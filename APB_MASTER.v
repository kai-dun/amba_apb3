==> flow/design.v <==
module APB_MASTER
#(
parameter ADDR_WIDTH = 4, 
parameter DATA_WIDTH = 4  
)
(
	pclk,
	presetn,
	apb_pwrite,
	apb_paddr,
	apb_pwdata,
	apb_prdata,
	apb_pready,
	pwrite,
	paddr,
	pwdata,
	psel1,
	psel2,
	penable,
	prdata,
	pready
);
input pclk, presetn;
input apb_pwrite;
output pwrite;
input [ADDR_WIDTH - 1 : 0] apb_paddr;
output [ADDR_WIDTH - 1 : 0] paddr;
input [DATA_WIDTH - 1 : 0] prdata, apb_pwdata;
output [DATA_WIDTH - 1 : 0] pwdata, apb_prdata;
input pready;
output apb_pready;
output psel1, psel2;
output reg penable;
reg [ADDR_WIDTH - 1 : 0] apb_paddr_r;
reg [DATA_WIDTH - 1 : 0] pwdata_r;
reg apb_pwrite_r;
wire transfer;
reg transfer_r;
reg pready_r;
wire psel;
always@(posedge pclk, negedge presetn)begin
	if(~presetn) begin
		apb_paddr_r <= 0;
		pwdata_r <= 0;
		apb_pwrite_r <= 0;
	end
	else begin
		apb_paddr_r <= apb_paddr;
		apb_pwrite_r <= pwrite;
		if(apb_pwrite)  
			pwdata_r <= pwdata;
	end
end
assign transfer = (apb_paddr != apb_paddr_r | apb_pwrite != apb_pwrite_r | pwdata != pwdata_r); 
always@(posedge pclk, negedge presetn)begin
	if(~presetn) 
		transfer_r <= 0;
	else begin
		if(~pready)
			transfer_r <= transfer_r ^ transfer;
		else
			transfer_r <= 0;
	end
end
always@(posedge pclk, negedge presetn)begin
	if(~presetn) 
		pready_r <= 0;
	else begin
		pready_r <= pready;
	end
end
assign psel = (transfer | transfer_r);  
assign psel1 = psel & (~paddr[ADDR_WIDTH - 1]); 
assign psel2 = psel & (paddr[ADDR_WIDTH - 1]); 
always@(posedge pclk, negedge presetn)begin
	if(~presetn) 
		penable <= 0;
	else begin
		if(pready)
			penable <= 0;
		else
			penable <= psel;
	end
end
assign paddr = apb_paddr;
assign pwdata = apb_pwdata;
assign apb_prdata = prdata;
assign apb_pready = pready;
assign pwrite = apb_pwrite;
endmodule 
Tool chain data of APB_MASTER
The steps from the RTL of APB_MASTER to its reports follow in flow order.
Lines are those of the file above, counted from 1.
Operators: Yosys type, input widths -> output width; for muxes data width and select width s.
Cell names lack the library's common part.
Not given: -
- design top: APB_MASTER
- clock: pclk
- cell library: sky130hd
- library corner: tt_025C_1v80

After elaboration
Yosys after proc, flatten, opt, wreduce and memory -nomap, before mapping. Enables and synchronous resets that opt folds into registers are not counted as muxes. Memory bits, and registers merged into a memory's read port (data or address), are not among the register bits. Print and check cells are not counted. Equal cells are merged and count once.
- flip-flop bits (word level): 11
- output and inout bits at 17
- noted equal/unequal tests: 3
- noted multiplexer cells: 2
- bitwise operators: 7
- operators by type and width (cell ; number):
    $ne 4x4->1 ; 2
    $or 1x1->1 ; 3
    $and 1x1->1 ; 2
    $mux 1 ; 2
    $ne 1x1->1 ; 1
    $xor 1x1->1 ; 1
    $not 1->1 ; 1

Logic depth
Depth = most cells in a row (Yosys ltp): at word level without a register or memory, in the mapped netlist without a sequential cell, where the memories' decode and read muxes count.
- depth after elaboration: 5
- noted ABC_AREA: 0
- noted gate-level depth with buffers: 5
- noted gate-level depth less buffers: 5

Synthesis result
Yosys stat after the flow's synthesis: flattened, memories mapped to cells. It holds for the ABC_AREA given above (unset counts as 0); a run with the other value may have another netlist.
- cells by type (cell ; number ; area in all (µm²)):
    dfrtp_1 ; 11 ; 275.264
    buf_4 ; 14 ; 105.101
    xnor2_1 ; 7 ; 61.309
    mux2_2 ; 4 ; 45.043
    xor2_1 ; 2 ; 17.517
    ha_1 ; 1 ; 12.512
    nor2b_1 ; 2 ; 12.512
    nor4_2 ; 1 ; 12.512
    nor2_1 ; 2 ; 7.507
    nand4_1 ; 1 ; 6.256
    nand3_1 ; 1 ; 5.005
    inv_1 ; 1 ; 3.754
- cell count: 47
- chip area (Yosys) at 564.3 µm²
- flip-flop cells at 11
- buffer cells: 14

Worst setup path after synthesis
Source: OpenSTA report_checks on the synthesized netlist (no wires, ideal clock, input and output delay 20% of the period each), path of least setup slack; recovery checks are left aside. Register names are those of the netlist, which keeps one name where synthesis merged equal registers.
- kind: register -> output
- from: register pwdata_r[3]
- to: output port psel2
- clock period: 1630 ps
- output delay at 326 ps
- launch time at the first pin: 0 ps
- noted arrival time: 1087 ps
- required time at 1304 ps
- noted slack: 217 ps
- delay of the path: 1087 ps
- driving pins on the path: 6
- buffers on the path at 0
- synthesis period reached: 1413 ps
"delay of the path" = arrival - input delay + setup time.
At an output port there is no setup time.
"driving pins on the path": output pins that drive a net of the path, with the launching flip-flop's if there is one; two outputs of one cell count as two.
"synthesis period reached" is the clock period less the worst setup slack; recovery checks do not enter. This is arithmetic on one report: input and output delays are still those of the set period (20% each).
The rows between start and end are the longest chain of elaborated cells between them; the timing report does not say that the signal goes this way. Where chains are equally long, one stands for them.
Each line given opens the expression or statement behind the cell; cells for indexed reads and writes are added by Yosys, which also makes memories of some case tables.
- cell sequence: dfrtp_1 > xnor2_1 > nand3_1 > nor4_2 > ha_1 > nor2b_1
- noted length of the longest elaborated chain: 4
- RTL lines, path post-synthesis (what ; RTL line ; RTL):
    start: declaration ; 35 ; reg [DATA_WIDTH - 1 : 0] pwdata_r;
    start: assignment ; 44 ; pwdata_r <= 0;
    start: assignment ; 51 ; pwdata_r <= pwdata;
    $ne 4x4->1 ; 54 ; assign transfer = (apb_paddr != apb_paddr_r | apb_pwrite != apb_pwrite_r | pwdata != pwdata_r);
    $or 1x1->1 ; 54 ;
    $or 1x1->1 ; 72 ; assign psel = (transfer | transfer_r);
    $and 1x1->1 ; 74 ; assign psel2 = psel & (paddr[ADDR_WIDTH - 1]);
    end: declaration ; 32 ; output psel1, psel2;

Path in the finished layout
From the final timing report of run A: the path of least setup slack in the routed layout; clock arrival at registers is part of the times.
The report prints the path's times to 10 ps; the period is as set.
- kind: register -> output
- from: register apb_paddr_r[0]
- to: output port psel2
- clock period: 919 ps
- output delay at 180 ps
- launch time at the first pin: 270 ps
- noted arrival time: 1720 ps
- required time at 740 ps
- noted slack: -990 ps
- driving pins on the path: 8
- buffers on the path at 2
The rows between start and end are the longest chain of elaborated cells between them; the timing report does not say that the signal goes this way. Where chains are equally long, one stands for them.
- cell sequence: dfrtp_1 > xnor2_2 > nand4_1 > nor4_2 > ha_2 > buf_6 > nor2b_1 > buf_2
- noted length of the longest elaborated chain: 5
- RTL lines, path after layout (what ; RTL line ; RTL):
    start: declaration ; 34 ; reg [ADDR_WIDTH - 1 : 0] apb_paddr_r;
    start: assignment ; 43 ; apb_paddr_r <= 0;
    start: assignment ; 48 ; apb_paddr_r <= apb_paddr;
    $ne 4x4->1 ; 54 ; assign transfer = (apb_paddr != apb_paddr_r | apb_pwrite != apb_pwrite_r | pwdata != pwdata_r);
    $or 1x1->1 (2 in a row) ; 54 ;
    $or 1x1->1 ; 72 ; assign psel = (transfer | transfer_r);
    $and 1x1->1 ; 74 ; assign psel2 = psel & (paddr[ADDR_WIDTH - 1]);
    end: declaration ; 32 ; output psel1, psel2;

Stored flow runs of APB_MASTER (2 of them; Yosys, OpenROAD, sky130hd). They differ in their settings and are not a sequence. Constraints: input delay and output delay 20% of the set period each, output load 0.01 pF.
"power consumption" rests on the timing tool's default activity at the inputs, not on a simulated workload.

Run A

==> flow/run.sh <==
#!/bin/bash
# the make line also repeats the synthesis and layout settings of config.mk as NAME=value (left out here)
make -C /OpenROAD-flow-scripts/flow DESIGN_CONFIG=/design/flow/config.mk WORK_HOME=/design/flow/orfs CLKGATE_MAP_FILE= finish
==> flow/config.mk <==
export PLATFORM = sky130hd
export DESIGN_NAME = APB_MASTER
export DESIGN_NICKNAME = APB_MASTER
export VERILOG_FILES = /design/flow/design.v
export SDC_FILE = /design/flow/constraint.sdc
export NUM_CORES = 4
export LEC_CHECK = 0
export CAP_MARGIN = 10
export CELL_PAD_IN_SITES_DETAIL_PLACEMENT = 2
export CORE_MARGIN = 8
export CORE_UTILIZATION = 32
export GPL_ROUTABILITY_DRIVEN = 0
export MIN_ROUTING_LAYER = met2
export PLACE_DENSITY_LB_ADDON = 0.1
export SETUP_SLACK_MARGIN = 0.03
export SLEW_MARGIN = 20
==> flow/constraint.sdc <==
create_clock -name core_clock -period 0.919 [get_ports {pclk}]
set_input_delay 0.1838 -clock core_clock [delete_from_list [all_inputs] [get_ports {pclk}]]
set_output_delay 0.1838 -clock core_clock [all_outputs]
set_load 0.01 [all_outputs]

Measured in run A:
- noted the full die area: 3362.8 µm²
- noted the final worst hold slack: 160 ps
- synthesis area at 564.3 µm²
- noted the standard-cell area after layout: 808.3 µm²
- noted the setup slack of the worst path: -987 ps
- power consumption: 1.130 mW

Run B

==> flow/run.sh <==
#!/bin/bash
# the make line also repeats the synthesis and layout settings of config.mk as NAME=value (left out here)
make -C /OpenROAD-flow-scripts/flow DESIGN_CONFIG=/design/flow/config.mk WORK_HOME=/design/flow/orfs CLKGATE_MAP_FILE= finish
==> flow/config.mk <==
export PLATFORM = sky130hd
export DESIGN_NAME = APB_MASTER
export DESIGN_NICKNAME = APB_MASTER
export VERILOG_FILES = /design/flow/design.v
export SDC_FILE = /design/flow/constraint.sdc
export NUM_CORES = 4
export LEC_CHECK = 0
export CAP_MARGIN = 20
export CORE_MARGIN = 2
export CORE_UTILIZATION = 31
export SLEW_MARGIN = 20
==> flow/constraint.sdc <==
create_clock -name core_clock -period 1.59 [get_ports {pclk}]
set_input_delay 0.3180 -clock core_clock [delete_from_list [all_inputs] [get_ports {pclk}]]
set_output_delay 0.3180 -clock core_clock [all_outputs]
set_load 0.01 [all_outputs]

Measured in run B:
- noted the setup slack of the worst path: -378 ps
- noted the standard-cell area after layout: 813.3 µm²
- synthesis area at 564.3 µm²
- noted the final worst hold slack: 328 ps
- noted the full die area: 2177.6 µm²
- power consumption: 0.6349 mW
